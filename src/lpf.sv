==> flow/design.v <==
module lpf(
	input logic clk,
	input logic rst,
	input logic data_ready,
	input logic signed[15:0] value,
	output logic signed[15:0] filtered
);
	parameter signed ALPHA = 14;  
	localparam signed q = $signed(1 <<< 5) - ALPHA;
	logic signed[15:0] prev_filtered;
	wire signed[20:0] term_a = ALPHA * value;
	wire signed[20:0] term_b = q * prev_filtered;
	wire signed[20:0] result_full = term_a - term_b;
	wire signed[15:0] result_rounded = result_full >>> 5;  
	always @(posedge clk) begin
		if (rst) begin
			prev_filtered <= 0;
		end else if (data_ready) begin
			prev_filtered <= result_rounded;
		end
	end
	assign filtered = prev_filtered;
endmodule
Step by step through the tools: lpf
What the tools print for lpf, step after step.
Line numbers count from 1 in the design file above.
Operators: Yosys type, input widths -> output width; for muxes data width and select width s.
Cell names lack the library's common part.
{"block": "setup", "design": "lpf", "clk_port": "clk", "cell_library": "sky130hd", "pvt_corner": "tt_025C_1v80"}

Elaborated design
Yosys after proc, flatten, opt, wreduce and memory -nomap, before mapping. Enables and synchronous resets that opt folds into registers are not counted as muxes. Memory bits, and registers merged into a memory's read port (data or address), are not among the register bits. Print and check cells are not counted. Equal cells are merged and count once.
{"block": "word_totals", "regBits": 16, "input_bits": 19, "elab_cells": 4}
{"block": "op_classes", "addsub": 1, "mul": 2}
{"block": "op_table", "op": "$mul 5x16->20 const A", "n": 1}
{"block": "op_table", "op": "$mul 4x16->20 const A", "n": 1}
{"block": "op_table", "op": "$sub 21x21->21", "n": 1}

Logic depth
Depth = most cells in a row (Yosys ltp): at word level without a register or memory, in the mapped netlist without a sequential cell, where the memories' decode and read muxes count.
{"block": "logic_depth", "depth_word": 2, "ABC_AREA": 0, "ltp_mapped": 23, "ltp_nobuf": 23}

Synthesis result
The flow's flattened synthesis, as Yosys stat reports it; memories are mapped. The netlist is that of the ABC_AREA named above (0 if unset); the other value can give another one.
{"block": "synth_totals", "cells": 452, "synth_area_um2": 3599.7, "sequential_area_um2": 320.3, "ff_cells": 16, "n_buf": 4}
{"block": "types", "cell_type": "ha_1", "n": 81}
{"block": "types", "cell_type": "dfxtp_1", "n": 16}
{"block": "types", "cell_type": "inv_1", "n": 80}
{"block": "types", "cell_type": "fa_1", "n": 14}
{"block": "types", "cell_type": "xnor2_1", "n": 23}
{"block": "types", "cell_type": "nor2_1", "n": 38}
{"block": "types", "cell_type": "a21oi_1", "n": 28}
{"block": "types", "cell_type": "xor2_1", "n": 16}
{"block": "types", "cell_type": "mux2i_1", "n": 11}
{"block": "types", "cell_type": "nand2_1", "n": 22}
{"block": "types", "cell_type": "nand2b_1", "n": 11}
{"block": "types", "cell_type": "o21ai_1", "n": 13}
{"block": "types", "cell_type": "a21o_1", "n": 8}
{"block": "types", "cell_type": "o21a_1", "n": 7}
{"block": "types", "cell_type": "nor3_1", "n": 10}
{"block": "types", "cell_type": "nor2b_1", "n": 7}
{"block": "types", "cell_type": "nand3_1", "n": 8}
{"block": "types", "cell_type": "a21boi_1", "n": 4}
Not listed: further types 38, cells in them 55.

Timing after synthesis
OpenSTA on the mapped netlist: ideal clock, no wires. The path of least setup slack (recovery checks aside). Input and output delay are each 20% of the period. Register names are those of the netlist, which keeps one name where synthesis merged equal registers.
{"block": "synth_timing", "path_kind": "input-to-reg", "startpoint": "input value[1]", "endpoint": "register prev_filtered[15]", "clock_period_ns": 7.35, "arrival_time_ns": 5.749, "path_slack_ns": 1.477, "delay_ns": 4.402, "path_stages": 23, "n_path_buf": 0, "period_less_setup_slack_ns": 5.873}
"delay_ns" is the arrival time less input delay plus setup time.
"path_stages": output pins that drive a net of the path, with the launching flip-flop's if there is one; two outputs of one cell count as two.
"period_less_setup_slack_ns" is the clock period less the worst setup slack; recovery checks do not enter. This is arithmetic on one report: input and output delays are still those of the set period (20% each).
Between the ends stands the longest chain of elaborated cells between them, by number of cells; it is not shown to be the way that was timed. Of several equally long chains one is given.
Each line given opens the expression or statement behind the cell; cells for indexed reads and writes are added by Yosys, which also makes memories of some case tables.
{"block": "synth_between", "path_cell_list": "ha_1 > xor2_1 > ha_1 > inv_1 > fa_1 > nor2b_1 > o21ai_1 > a21boi_1 > o21ai_1 > a21oi_1 > o21a_1 > o221a_2 > a21oi_1 > ha_1 > a2111oi_0 > o21ai_1 > o21ai_1 > o22ai_2 > o41ai_4 > o2111ai_1 > xnor2_1 > mux2i_1 > mux2_1", "elab_chain_cells": 2, "cone_cells": 2, "lines_between": 2, "cone_classes": "1 x add/sub; 1 x mul"}
{"block": "synth_lines", "item": "from (decl)", "line_no": 5, "source": "input logic signed[15:0] value,"}
{"block": "synth_lines", "item": "$mul 4x16->20", "line_no": 11, "source": "wire signed[20:0] term_a = ALPHA * value;"}
{"block": "synth_lines", "item": "$sub 21x21->21", "line_no": 13, "source": "wire signed[20:0] result_full = term_a - term_b;"}
{"block": "synth_lines", "item": "to (assign)", "line_no": 17, "source": "prev_filtered <= 0;"}
{"block": "synth_lines", "item": "to (assign)", "line_no": 19, "source": "prev_filtered <= result_rounded;"}
{"block": "synth_lines", "item": "to (decl)", "line_no": 10, "source": "logic signed[15:0] prev_filtered;"}

Timing after layout
Path of least setup slack in the final report of flow run A (OpenROAD, finished layout, wires in). Where an end is a register, its clock arrival counts in the times.
{"block": "layout_timing", "path_kind": "input-to-reg", "startpoint": "input value[3]", "endpoint": "register prev_filtered[15]", "clock_period_ns": 5.72, "arrival_time_ns": 5.47, "path_slack_ns": 0.41, "path_stages": 23, "n_path_buf": 1}
Between the ends stands the longest chain of elaborated cells between them, by number of cells; it is not shown to be the way that was timed. Of several equally long chains one is given.
{"block": "layout_between", "path_cell_list": "buf_8 > ha_4 > inv_2 > fa_1 > inv_2 > ha_4 > nor2b_4 > o21ai_4 > a21boi_4 > o21ai_4 > a21oi_2 > o21a_4 > o221a_4 > a21oi_2 > ha_4 > o21a_1 > o21ai_2 > o22ai_4 > o41ai_4 > o2111ai_2 > xnor2_1 > mux2i_1 > mux2_1", "elab_chain_cells": 2, "cone_cells": 2, "lines_between": 2, "cone_classes": "1 x add/sub; 1 x mul"}
{"block": "layout_lines", "item": "from (decl)", "line_no": 5, "source": "input logic signed[15:0] value,"}
{"block": "layout_lines", "item": "$mul 4x16->20", "line_no": 11, "source": "wire signed[20:0] term_a = ALPHA * value;"}
{"block": "layout_lines", "item": "$sub 21x21->21", "line_no": 13, "source": "wire signed[20:0] result_full = term_a - term_b;"}
{"block": "layout_lines", "item": "to (assign)", "line_no": 17, "source": "prev_filtered <= 0;"}
{"block": "layout_lines", "item": "to (assign)", "line_no": 19, "source": "prev_filtered <= result_rounded;"}
{"block": "layout_lines", "item": "to (decl)", "line_no": 10, "source": "logic signed[15:0] prev_filtered;"}

Wiki page: lpf / flow data

lpf through Yosys and OpenROAD on sky130hd: 2 stored runs, unordered, with their settings and measured results. The constraints put input and output delay at 20% of the set period each and load the outputs with 0.01 pF.
"achievedPeriod_ns" is the run's clock period less its worst setup slack. It is reckoned from that one timing run; input and output delays stay at 20% of the period that was set.
By "worstPathTime_ns" is meant the share of the clock period that the worst setup path is allowed (20% is reserved at inputs, 20% at outputs), minus its slack. Clock arrival times at its registers enter into it.
"totalPower_uw": no workload was simulated; the value follows from the tool's default switching activity.

{"run": "flow run A", "settings": { "period_ns": 5.72, "CORE_UTILIZATION": 41, "SETUP_SLACK_MARGIN": 0.64, "PLACE_DENSITY": 0.49, "HOLD_SLACK_MARGIN": 0.16, "CELL_PAD_IN_SITES_GLOBAL_PLACEMENT": 3, "CTS_CLUSTER_DIAMETER": 74, "SLEW_MARGIN": 20, "MIN_ROUTING_LAYER": "met2", "MAX_ROUTING_LAYER": "met4", "CAP_MARGIN": 20, "CORE_MARGIN": 2 }, "results": { "totalPower_uw": 3049, "tns_setup_ns": 0.000, "post_synth_area_um2": 3599.7, "final_die_area_um2": 9545.3, "ws_hold_ns": 0.528, "setup_ws_ns": 0.411, "utilization_pct": 59.2, "cell_area_final_um2": 5108.6, "achievedPeriod_ns": 5.309, "worstPathTime_ns": 4.16, "critical_path_type": "input-to-reg" }}
{"run": "flow run B", "settings": { "period_ns": 9.8, "CORE_UTILIZATION": 15, "SETUP_SLACK_MARGIN": 2.37, "PLACE_DENSITY_LB_ADDON": 0.13, "CORE_ASPECT_RATIO": 0.98, "CELL_PAD_IN_SITES_DETAIL_PLACEMENT": 1, "GPL_TIMING_DRIVEN": 1, "MAX_ROUTING_LAYER": "met5", "CAP_MARGIN": 20, "CORE_MARGIN": 2, "SLEW_MARGIN": 20 }, "results": { "ws_hold_ns": 0.533, "post_synth_area_um2": 3599.7, "achievedPeriod_ns": 6.989, "tns_setup_ns": 0.000, "setup_ws_ns": 2.811, "worstPathTime_ns": 5.03, "critical_path_type": "input-to-reg", "totalPower_uw": 1324, "cell_area_final_um2": 4414.2, "final_die_area_um2": 25253.1, "utilization_pct": 18.6 }}
